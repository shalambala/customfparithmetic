==> flow/design.v <==
`timescale 1ns / 1ps
module	MyIntToFp	
#(	
	parameter	InWidth		=	32,
	parameter	ExpWidth	=	8,
	parameter	ManWidth	=	23,
	parameter	ExpConst	=	8'd127
)
(Clk_i,Rst_i,InData_i,InDataVal_i,OutData_o,OutDataVal_o);
	function integer Log2;
	input integer value;
		begin
			Log2 = 0;
			while (value > 1) begin
				value   = value >> 1;
				Log2    = Log2 + 1;
			end
		end
	endfunction
	localparam Stages = Log2(InWidth);
	localparam OutWidth	= 1+ExpWidth+ManWidth;	 
	input						Clk_i;
	input						Rst_i;
	input	[InWidth-1:0]		InData_i;
	input						InDataVal_i;
	output	reg	[OutWidth-1:0]	OutData_o;
	output	reg					OutDataVal_o;
	reg		[InWidth-1:0]	inDataR;
	reg		signR;
	reg		outValR;
	wire	[OutWidth-1:0]	fpOut;
	wire	[Stages-1:0]	distance;
	genvar  i;
	wire	[7:0]	fpExp;
	wire	[InWidth-1:0]	scaledData	=	dataArray[(Stages+1)*InWidth-1:Stages*InWidth];
	wire	[ManWidth-1:0]	mantisa		=	scaledData[InWidth-2 -:ManWidth];
	wire	[(Stages+1)*InWidth-1:0]	dataArray;
	assign  dataArray [InWidth-1:0] = inDataR;
	assign	fpExp = ExpConst+InWidth-1-distance;
	assign	fpOut = &distance ? {signR, 31'h0}:	{signR, fpExp,	mantisa};
	always	@(posedge	Clk_i)	begin
		if	(Rst_i)	begin
			inDataR	<=	{InWidth{1'b0}};
			signR	<=	1'b0;
			outValR	<=	1'b0;
		end	else	begin
			if	(InData_i	[InWidth-1])	begin
				inDataR	<=	~InData_i+1'b1;
			end	else	begin
				inDataR	<=	InData_i;
			end
			signR	<=	InData_i[InWidth-1];
			outValR	<=	InDataVal_i;
		end
	end
	generate	
		for (i=0; i<Stages; i=i+1)	begin: searchMSB
			wire [InWidth-1:0] dataIn;	
			wire [InWidth-1:0] shiftedDataOut;
			wire [InWidth-1:0] dataOut;
			assign  dataIn = dataArray[(i+1)*InWidth-1:i*InWidth];
			wire    shiftDesired = ~|(dataIn[InWidth-1:InWidth-(1 << (Stages-1-i))]);
			assign  distance[(Stages-1-i)] = shiftDesired;		
			assign  shiftedDataOut = dataIn << (1 << (Stages-1-i));	
			assign  dataOut = shiftDesired ? shiftedDataOut : dataIn;	
			assign  dataArray[(i+2)*InWidth-1:(i+1)*InWidth] = dataOut;	
		end
	endgenerate
	always	@(posedge	Clk_i	or	posedge	Rst_i)	begin
		if	(Rst_i)	begin
			OutData_o		<=	{OutWidth{1'b0}};
			OutDataVal_o	<=	1'b0;
		end	else	begin
			if	(outValR)	begin
				OutData_o	<=	fpOut;
			end
			OutDataVal_o	<=	outValR;
		end
	end
endmodule
Step by step through the tools: MyIntToFp
The steps from the RTL of MyIntToFp to its reports follow in flow order. Lines are those of the file above, counted from 1. Operators: Yosys type, input widths -> output width; for muxes data width and select width s. Cell names lack the library's common part. The mark -- stands for no value.

Design top: MyIntToFp. Clock port: Clk_i. Library: sky130hd. Library corner: tt_025C_1v80.

After elaboration
Yosys after proc, flatten, opt, wreduce and memory -nomap, before mapping. Memory bits, and registers merged into a memory's read port (data or address), are not among the register bits. Print and check cells are not counted. Equal cells are merged and count once.

For register bits after elaboration the number is 67. The figure for latch bits is 0. The figure for bits in writable memories is 0. The entry for ROM bits reads 0. For clocked read ports x word width the number is 0. The figure for memory cells is 0. Input port bits: 35. The entry for output and inout port bits reads 33. For word-level cells the number is 28.

Under $add $sub $neg stands 2. Multipliers: 0. The entry for divide/modulo/power cells reads 0. The figure for magnitude comparators is 0. Under equal/unequal tests stands 0. The entry for shift operators reads 0. The entry for multiplexer cells reads 7. The entry for bitwise logic cells reads 2. Reductions and logical operators: 11.

Operators with widths (number): $mux 32 (4); $mux 31 (3); $add 32x1->32 const B (1); $not 32->32 (1); $reduce_or 16->1 (1); $sub 8x5->8 const A (1); $reduce_or 8->1 (1); $logic_not 1->1 (5); $reduce_and 5->1 (1); $reduce_or 2->1 (2); $reduce_or 4->1 (1); $not 1->1 (1).

Longest topological paths
Yosys ltp: most cells in a row. Word level: on the elaborated netlist, between registers, memories and ports. Mapped: between sequential cells and ports; inverters and the memories' decode and read muxes count.

Depth in word-level cells: 11. ABC_AREA: 0. For depth in mapped cells the number is 11. Under gate-level depth less buffers stands 9.

Synthesis result
Yosys stat after the flow's synthesis: flattened, memories mapped to cells. It holds for the ABC_AREA given above (unset counts as 0); a run with the other value may have another netlist.

The figure for cell count is 482. The entry for cell area after synthesis reads 4276.6 um^2. For area of sequential cells the number is 1506.4 um^2. The entry for flip-flops reads 67. The figure for buffers is 32.

Cells by type: dfrtp_1 (number 33, area in all 825.792 um^2); dfxtp_1 (number 34, area in all 680.653 um^2); xor2_1 (number 25, area in all 218.96 um^2); nand2_1 (number 46, area in all 172.666 um^2); nor2_1 (number 43, area in all 161.405 um^2); o221ai_1 (number 18, area in all 157.651 um^2); a21oi_1 (number 31, area in all 155.149 um^2); mux2_2 (number 13, area in all 146.39 um^2); o21ai_0 (number 26, area in all 130.125 um^2); mux2i_1 (number 12, area in all 120.115 um^2); o31ai_1 (number 15, area in all 112.608 um^2); or4_1 (number 12, area in all 90.086 um^2); clkbuf_1 (number 20, area in all 75.072 um^2); nor4_2 (number 5, area in all 62.56 um^2); nand3_1 (number 12, area in all 60.058 um^2); o221ai_2 (number 4, area in all 60.058 um^2); a211oi_1 (number 6, area in all 45.043 um^2); nor4_1 (number 7, area in all 43.792 um^2).

Not listed: further types 45, cells in them 120.

Path before layout
Path of least setup slack by OpenSTA after synthesis, without wires, with an ideal clock, recovery checks aside; 20% of the period is set as input and as output delay. Where synthesis merged equal registers, the netlist keeps one of their names.

Path kind: input to register. Start: input port InData_i[5]. End: register inDataR[29]. Under period stands 3010 ps. Input delay: 602 ps. Library setup time: 128 ps. The entry for launch time at the first pin reads 602 ps. For arrival time the number is 2978 ps. Required time: 2882 ps. The entry for setup slack reads -96 ps. Under delay of the path stands 2504 ps. Under stages on the path stands 8. For path buffers the number is 0. Synthesis period reached: 3106 ps.

"delay of the path" = arrival - input delay + setup time. "stages on the path" counts driving pins, that of a launching flip-flop among them; a cell with two outputs on the path counts twice. "synthesis period reached" = period - worst setup slack (recovery checks aside). The figure is calculated, with input and output delays left at 20% of the set period. The rows between start and end are the longest chain of elaborated cells between them; the timing report does not say that the signal goes this way. Where chains are equally long, one stands for them. Each line given opens the expression or statement behind the cell; cells for indexed reads and writes are added by Yosys, which also makes memories of some case tables. At most two assigning lines are given for a register; there are more.

Cells stage by stage: nor4_1 > nand3_1 > or4_1 > or3_1 > or3_1 > o41ai_2 > xor2_1 > nor2_1. Length of the longest elaborated chain: 3. Under elaborated cells on any way between the ends stands 3. For source lines of those cells the number is 2. Those cells by class: add/sub (1); mux (1); logic (1).

Ends and longest elaborated chain, post-synthesis: start: declaration (RTL line 24) `input [InWidth-1:0] InData_i;`; $not 32->32 (RTL line 48) `inDataR <= ~InData_i+1'b1;`; $add 32x1->32 (RTL line 48); $mux 31 (RTL line 47) `if (InData_i [InWidth-1]) begin`; end: assignment (RTL line 48); end: assignment (RTL line 50) `inDataR <= InData_i;`; end: declaration (RTL line 28) `reg [InWidth-1:0] inDataR;`.

Worst path after layout
Path of least setup slack in the final report of run 1 (OpenROAD, finished layout, wires in). Where an end is a register, its clock arrival counts in the times. The path's times are printed in steps of 10 ps; the period is the one set.

Path kind: input to register. Start: input port InData_i[3]. End: register inDataR[29]. Under period stands 5170 ps. Input delay: 1030 ps. Library setup time: 110 ps. The entry for launch time at the first pin reads 1030 ps. For arrival time the number is 4220 ps. Required time: 5400 ps. The entry for setup slack reads 1180 ps. Under stages on the path stands 9. For path buffers the number is 1.

The rows between start and end are the longest chain of elaborated cells between them; the timing report does not say that the signal goes this way. Where chains are equally long, one stands for them. At most two assigning lines are given for a register; there are more.

Cells stage by stage: clkdlybuf4s50_1 > nor4_1 > nand3_1 > or4_1 > or3_1 > or3_1 > o41ai_2 > xor2_1 > nor2_1. Length of the longest elaborated chain: 3. Under elaborated cells on any way between the ends stands 3. For source lines of those cells the number is 2. Those cells by class: add/sub (1); mux (1); logic (1).

Ends and longest elaborated chain, post-layout: start: declaration (RTL line 24) `input [InWidth-1:0] InData_i;`; $not 32->32 (RTL line 48) `inDataR <= ~InData_i+1'b1;`; $add 32x1->32 (RTL line 48); $mux 31 (RTL line 47) `if (InData_i [InWidth-1]) begin`; end: assignment (RTL line 48); end: assignment (RTL line 50) `inDataR <= InData_i;`; end: declaration (RTL line 28) `reg [InWidth-1:0] inDataR;`.

Measured results for MyIntToFp: 2 stored runs of the Yosys and OpenROAD flow on sky130hd. The settings differ; the order carries no meaning. The constraints put input and output delay at 20% of the set period each and load the outputs with 0.01 pF. "worst path time" is the time allowed to the run's worst setup path (the clock period less input and output delay, where it has them) less its slack. Clock arrival times count: a late capture clock shortens it, a late launch clock lengthens it. "worst path time" is given in steps of 10 ps.

Files of run 1:
==> flow/run.sh <==
#!/bin/bash
# the make line also repeats the synthesis and layout settings of config.mk as NAME=value (left out here)
make -C /OpenROAD-flow-scripts/flow DESIGN_CONFIG=/design/flow/config.mk WORK_HOME=/design/flow/orfs CLKGATE_MAP_FILE= finish
==> flow/config.mk <==
export PLATFORM = sky130hd
export DESIGN_NAME = MyIntToFp
export DESIGN_NICKNAME = MyIntToFp
export VERILOG_FILES = /design/flow/design.v
export SDC_FILE = /design/flow/constraint.sdc
export NUM_CORES = 4
export LEC_CHECK = 0
export CAP_MARGIN = 20
export CORE_MARGIN = 2
export CORE_UTILIZATION = 40
export SLEW_MARGIN = 20
==> flow/constraint.sdc <==
create_clock -name core_clock -period 5.17 [get_ports {Clk_i}]
set_input_delay 1.0340 -clock core_clock [delete_from_list [all_inputs] [get_ports {Clk_i}]]
set_output_delay 1.0340 -clock core_clock [all_outputs]
set_load 0.01 [all_outputs]

Results of run 1. For the utilization after layout the run shows 0.506. The summed negative setup slack stands at 0 ps. The overall die area stands at 11534.8 um^2. The synthesis area is 4276.6 um^2. The worst slack on setup checks comes to 1180 ps. The final worst hold slack is 470 ps. For the worst path time the run shows 2960 ps. Type of the worst setup path: input to register.

Files of run 2:
==> flow/run.sh <==
#!/bin/bash
# the make line also repeats the synthesis and layout settings of config.mk as NAME=value (left out here)
make -C /OpenROAD-flow-scripts/flow DESIGN_CONFIG=/design/flow/config.mk WORK_HOME=/design/flow/orfs CLKGATE_MAP_FILE= finish
==> flow/config.mk <==
export PLATFORM = sky130hd
export DESIGN_NAME = MyIntToFp
export DESIGN_NICKNAME = MyIntToFp
export VERILOG_FILES = /design/flow/design.v
export SDC_FILE = /design/flow/constraint.sdc
export NUM_CORES = 4
export LEC_CHECK = 0
export CAP_MARGIN = 15
export CELL_PAD_IN_SITES_DETAIL_PLACEMENT = 1
export CORE_ASPECT_RATIO = 0.92
export CORE_MARGIN = 5
export CORE_UTILIZATION = 19
export CTS_CLUSTER_DIAMETER = 112
export MAX_ROUTING_LAYER = met5
export PLACE_DENSITY_LB_ADDON = 0.29
export SLEW_MARGIN = 20
==> flow/constraint.sdc <==
create_clock -name core_clock -period 2.36 [get_ports {Clk_i}]
set_input_delay 0.4720 -clock core_clock [delete_from_list [all_inputs] [get_ports {Clk_i}]]
set_output_delay 0.4720 -clock core_clock [all_outputs]
set_load 0.01 [all_outputs]

Results of run 2. The synthesis area is 4276.6 um^2. The final worst hold slack is 468 ps. For the utilization after layout the run shows 0.354. The overall die area stands at 25611.3 um^2. The worst slack on setup checks comes to -554 ps. For the worst path time the run shows 2910 ps. Type of the worst setup path: register to register. The summed negative setup slack stands at -16024 ps.
