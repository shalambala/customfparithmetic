==> flow/design.v <==
module FpCustomMultiplier 
# (
	parameter	ManWidth	=	16,
	parameter	ExpWidth	=	6
)
(Rst_i,Clk_i,A_i,B_i,Nd_i,Result_o,ResultValid_o);	
	localparam	InOutWidth = 1+ExpWidth+ManWidth;
	localparam	ExtManWidth = 2+ManWidth;
	localparam	MultResultWidth = (ExtManWidth*2)-2;
	localparam	ExpConst = (2**(ExpWidth-1))-1;
	input	Rst_i;
	input	Clk_i;
	input	[InOutWidth-1:0]	A_i;
	input	[InOutWidth-1:0]	B_i;
	input	Nd_i;
	output	[InOutWidth-1:0]	Result_o;
	output	ResultValid_o;
	reg	expA_or;
	reg	expB_or;
	reg	signed	[ExtManWidth-1:0]	manAReg;
	reg	signed	[ExtManWidth-1:0]	manBReg;
	reg	[ExpWidth-1:0]	expAReg;
	reg	[ExpWidth-1:0]	expBReg;
	reg	[ExpWidth:0]	expAddProd;
	reg	expZero;
	reg	signed	[MultResultWidth-1:0]	manMultProd;
	reg	[ExpWidth-1:0]	expCReg;
	reg	expResultNegative;
	reg	[ManWidth-1:0]	manCReg;
	reg	[4:0]	signCShReg;
	reg	[5:0]	resValidShReg;
	assign Result_o = {signCShReg[2], expCReg,manCReg};
	assign ResultValid_o = resValidShReg[2];
	always	@(posedge	Clk_i)	begin
		expA_or	<=	|A_i[InOutWidth-2 -:ExpWidth];	 
		expB_or	<=	|B_i[InOutWidth-2 -:ExpWidth];
		manAReg	<=	{2'b01,A_i[ManWidth-1 -:ManWidth]};	 
		manBReg	<=	{2'b01,B_i[ManWidth-1 -:ManWidth]};
		expAReg	<=	A_i[InOutWidth-2 -:ExpWidth];	 
		expBReg	<=	B_i[InOutWidth-2 -:ExpWidth];
	end
	always	@(posedge	Clk_i)	begin
		manMultProd	<=	manAReg*manBReg;	 
		expAddProd	<=	expAReg+expBReg-ExpConst;	 
		expZero	<=	~(expA_or&expB_or);	 
	end
	always	@(posedge	Clk_i)	begin
		expResultNegative	<=	expAddProd[ExpWidth];  
		if	(Rst_i)	begin
			expCReg	<=	{ExpWidth{1'b0}};
		end	else	if	(expAddProd[ExpWidth]||expZero)	begin
			expCReg	<=	{ExpWidth{1'b0}};
		end	else	begin
			expCReg	<=	expAddProd[ExpWidth-1:0]+manMultProd[MultResultWidth-1];
		end
		if	(Rst_i)	begin
			manCReg	<=	{ManWidth{1'b0}};
		end	else	if	(expAddProd[ExpWidth]||expZero)	begin
			manCReg	<=	{ManWidth{1'b0}};
		end	else	if	(!manMultProd[MultResultWidth-1])	begin	 
			manCReg	<=	manMultProd[MultResultWidth-3 -:ManWidth];	
		end	else	begin
			manCReg	<=	manMultProd[MultResultWidth-2 -:ManWidth];
		end
	end
	always	@(posedge	Clk_i)	begin
		signCShReg	<=	{signCShReg[3:0], A_i[InOutWidth-1] ^ B_i[InOutWidth-1]};
	end
	always	@(posedge	Clk_i)	begin
		resValidShReg	<=	{resValidShReg[4:0],	Nd_i};
	end
endmodule
Reports on FpCustomMultiplier:

The steps from the RTL of FpCustomMultiplier to its reports follow in flow order.
Lines are those of the file above, counted from 1.
Cell names lack the library's common part.
A cell with n/a has no value.

* top module: FpCustomMultiplier
* clock port: Clk_i
* standard-cell library: sky130hd
* timing corner: tt_025C_1v80

After elaboration:

Yosys after proc, flatten, opt, wreduce and memory -nomap, before mapping. Enables and synchronous resets that opt folds into registers are not counted as muxes. Memory bits, and registers merged into a memory's read port (data or address), are not among the register bits. Print and check cells are not counted. Equal cells are merged and count once.

* bits of input ports: 49
* bits in read-only memories: 0
* latch bits: 0
* memory bits (writable): 0
* elaborated cells: 25
* output and inout bits: 24
* word width x clocked read ports: 0
* register bits: 116
* memories: 0

* shift operators: 0
* equal/unequal tests: 0
* reduce/logical cells: 4
* add/sub/neg operators: 3
* bitwise operators: 3
* div/mod/pow operators: 0
* muxes and demuxes: 1
* $lt $le $gt $ge: 0
* multipliers: 1

Operator list (number)
* 17-bit by 17-bit multiplier with 34-bit output: 1
* 16-bit two-way mux: 1
* 6-bit OR reduction: 2
* 6-bit by 6-bit adder with 7-bit output: 1
* 7-bit by 5-bit subtractor with 7-bit output with constant B: 1
* 6-bit by 1-bit adder with 6-bit output: 1
* 2-bit OR reduction: 1
* 1-bit bitwise AND: 1
* 1-bit bitwise XOR: 1
* 1-bit logical OR: 1
* 1-bit NOT: 1

Logic depth:

Longest topological path by Yosys (ltp), each cell counted once; first at word level (registers and memories cut), then after technology mapping (sequential cells cut; the memories' decode and read muxes count).

* depth in word-level cells: 2
* ABC_AREA: 0
* mapped depth: 22
* gate-level depth less buffers: 22

Synthesis result:

Yosys stat after the flow's synthesis: flattened, memories mapped to cells. It holds for the ABC_AREA given above (unset counts as 0); a run with the other value may have another netlist.

* flip-flops: 100
* buffer cells: 38
* sequential part of the area: 2001.9 µm²
* cell count: 1222
* mapped area: 11666.2 µm²

Cell types
* fa_1: number 223, total area 4.46E+03 µm²
* dfxtp_1: number 100, total area 2001.92 µm²
* ha_1: number 118, total area 1.48E+03 µm²
* inv_1: number 301, total area 1.13E+03 µm²
* and2_1: number 98, total area 613.088 µm²
* nand2_1: number 159, total area 596.822 µm²
* nor2_1: number 43, total area 161.405 µm²
* mux2i_1: number 16, total area 160.154 µm²
* xnor2_1: number 17, total area 148.893 µm²
* clkbuf_1: number 36, total area 135.13 µm²
* a21oi_1: number 21, total area 105.101 µm²
* xor2_1: number 10, total area 87.584 µm²
* a21o_1: number 10, total area 75.072 µm²
* o21ai_0: number 13, total area 65.062 µm²
* nand3_1: number 8, total area 40.038 µm²
* nor2b_1: number 5, total area 31.28 µm²
* a2111oi_4: number 1, total area 27.526 µm²
* a211oi_1: number 3, total area 22.522 µm²

Other cell types: 28; their cells: 40.

Worst setup path after synthesis:

Source: OpenSTA report_checks on the synthesized netlist (no wires, ideal clock, input and output delay 20% of the period each), path of least setup slack; recovery checks are left aside. Register names are those of the netlist, which keeps one name where synthesis merged equal registers.

* kind: register to register
* from: reg manBReg[2]
* to: reg manMultProd[32]
* stages: 20
* data required time: 5.228 ns
* clock period: 5.29 ns
* library setup time: 0.062 ns
* path slack: -0.454 ns
* buffers on the path: 1
* time at the first pin: 0.000 ns
* arrival: 5.682 ns
* delay of the path: 5.744 ns
* synthesis period reached: 5.744 ns

"delay of the path" = arrival - input delay + setup time.
"stages": output pins that drive a net of the path, with the launching flip-flop's if there is one; two outputs of one cell count as two.
"synthesis period reached" is the clock period less the worst setup slack; recovery checks do not enter. This is arithmetic on one report: input and output delays are still those of the set period (20% each).
The rows between start and end are the longest chain of elaborated cells between them; the timing report does not say that the signal goes this way. Where chains are equally long, one stands for them.
A line is the first line of the expression or statement that the cell stems from. Yosys adds cells for indexed reads and writes and turns some case tables into memories.

* cell sequence: dfxtp_1 clkbuf_1 nand2_1 fa_1 fa_1 fa_1 inv_1 fa_1 fa_1 inv_1 fa_1 inv_1 ha_1 nand2_2 a2111oi_4 a21oi_2 a21oi_4 a21oi_2 or4b_1 nand3_1
* length of the longest elaborated chain: 1
* elaborated cells between the ends (all ways): 1
* RTL lines with such cells: 1
* classes of those cells: 1 x mul

RTL lines, path after synthesis
* start: assignment: line 38 `manBReg <= {2'b01,B_i[ManWidth-1 -:ManWidth]};`
* 17-bit by 17-bit multiplier with 34-bit output: line 43 `manMultProd <= manAReg*manBReg;`
* end: assignment: line 43
* end: declaration: line 26 `reg signed [MultResultWidth-1:0] manMultProd;`

Worst path after layout:

From the final timing report of run A: the path of least setup slack in the routed layout; clock arrival at registers is part of the times.

* kind: register to register
* from: reg manAReg[8]
* to: reg manMultProd[32]
* path slack: 0.18 ns
* time at the first pin: 0.39 ns
* buffers on the path: 1
* data required time: 6.54 ns
* library setup time: 0.05 ns
* arrival: 6.36 ns
* stages: 21
* clock period: 6.2 ns

The rows between start and end are the longest chain of elaborated cells between them; the timing report does not say that the signal goes this way. Where chains are equally long, one stands for them.

* cell sequence: dfxtp_4 buf_4 and2_1 fa_1 inv_1 fa_1 fa_1 inv_1 fa_1 fa_1 inv_1 fa_1 inv_1 ha_1 nand4_1 a2111oi_4 a21oi_2 a21oi_4 a21oi_4 or4b_1 nand3_1
* length of the longest elaborated chain: 1
* elaborated cells between the ends (all ways): 1
* RTL lines with such cells: 1
* classes of those cells: 1 x mul

RTL lines, path post-layout
* start: assignment: line 37 `manAReg <= {2'b01,A_i[ManWidth-1 -:ManWidth]};`
* 17-bit by 17-bit multiplier with 34-bit output: line 43 `manMultProd <= manAReg*manBReg;`
* end: assignment: line 43
* end: declaration: line 26 `reg signed [MultResultWidth-1:0] manMultProd;`

Hand-over note for FpCustomMultiplier

Flow measurements of FpCustomMultiplier on sky130hd: 2 stored runs with different settings, listed in no order. Input and output delays are each 20% of the period that was set; the output load is 0.01 pF.
By "achieved period" is meant the clock period of the run minus its worst setup slack. This is arithmetic on one report: input and output delays are still those of the set period (20% each).
"time on the worst setup path" is the time allowed to the run's worst setup path (the clock period less input and output delay, where it has them) less its slack. Clock arrival times count: a late capture clock shortens it, a late launch clock lengthens it.

### Run A

==> flow/run.sh <==
#!/bin/bash
# the make line also repeats the synthesis and layout settings of config.mk as NAME=value (left out here)
make -C /OpenROAD-flow-scripts/flow DESIGN_CONFIG=/design/flow/config.mk WORK_HOME=/design/flow/orfs CLKGATE_MAP_FILE= finish
==> flow/config.mk <==
export PLATFORM = sky130hd
export DESIGN_NAME = FpCustomMultiplier
export DESIGN_NICKNAME = FpCustomMultiplier
export VERILOG_FILES = /design/flow/design.v
export SDC_FILE = /design/flow/constraint.sdc
export NUM_CORES = 4
export LEC_CHECK = 0
export CAP_MARGIN = 5
export CELL_PAD_IN_SITES_DETAIL_PLACEMENT = 1
export CELL_PAD_IN_SITES_GLOBAL_PLACEMENT = 3
export CORE_ASPECT_RATIO = 1.05
export CORE_MARGIN = 4
export CORE_UTILIZATION = 15
export CTS_CLUSTER_DIAMETER = 257
export GPL_TIMING_DRIVEN = 1
export MIN_ROUTING_LAYER = met1
export PLACE_DENSITY_LB_ADDON = 0.28
export SLEW_MARGIN = 10
==> flow/constraint.sdc <==
create_clock -name core_clock -period 6.2 [get_ports {Clk_i}]
set_input_delay 1.2400 -clock core_clock [delete_from_list [all_inputs] [get_ports {Clk_i}]]
set_output_delay 1.2400 -clock core_clock [all_outputs]
set_load 0.01 [all_outputs]

Results of run A:
- Achieved period: 6.018 ns
- Post-route utilization: 18.8 %
- Die outline area: 82301.2 µm²
- Setup slack of the worst path: 0.182 ns
- Netlist area reported by Yosys: 11666.2 µm²
- Time on the worst setup path: 6.02 ns
- Kind of the worst setup path: register to register
- Post-route setup TNS: 0.000 ns

### Run B

==> flow/run.sh <==
#!/bin/bash
# the make line also repeats the synthesis and layout settings of config.mk as NAME=value (left out here)
make -C /OpenROAD-flow-scripts/flow DESIGN_CONFIG=/design/flow/config.mk WORK_HOME=/design/flow/orfs CLKGATE_MAP_FILE= finish
==> flow/config.mk <==
export PLATFORM = sky130hd
export DESIGN_NAME = FpCustomMultiplier
export DESIGN_NICKNAME = FpCustomMultiplier
export VERILOG_FILES = /design/flow/design.v
export SDC_FILE = /design/flow/constraint.sdc
export NUM_CORES = 4
export LEC_CHECK = 0
export CAP_MARGIN = 20
export CORE_MARGIN = 2
export CORE_UTILIZATION = 40
export SETUP_SLACK_MARGIN = 1.29
export SLEW_MARGIN = 20
==> flow/constraint.sdc <==
create_clock -name core_clock -period 6.72 [get_ports {Clk_i}]
set_input_delay 1.3440 -clock core_clock [delete_from_list [all_inputs] [get_ports {Clk_i}]]
set_output_delay 1.3440 -clock core_clock [all_outputs]
set_load 0.01 [all_outputs]

Results of run B:
- Achieved period: 5.700 ns
- Post-route utilization: 49.2 %
- Die outline area: 30548.0 µm²
- Setup slack of the worst path: 1.020 ns
- Netlist area reported by Yosys: 11666.2 µm²
- Time on the worst setup path: 5.70 ns
- Kind of the worst setup path: register to register
- Post-route setup TNS: 0.000 ns

End of note.
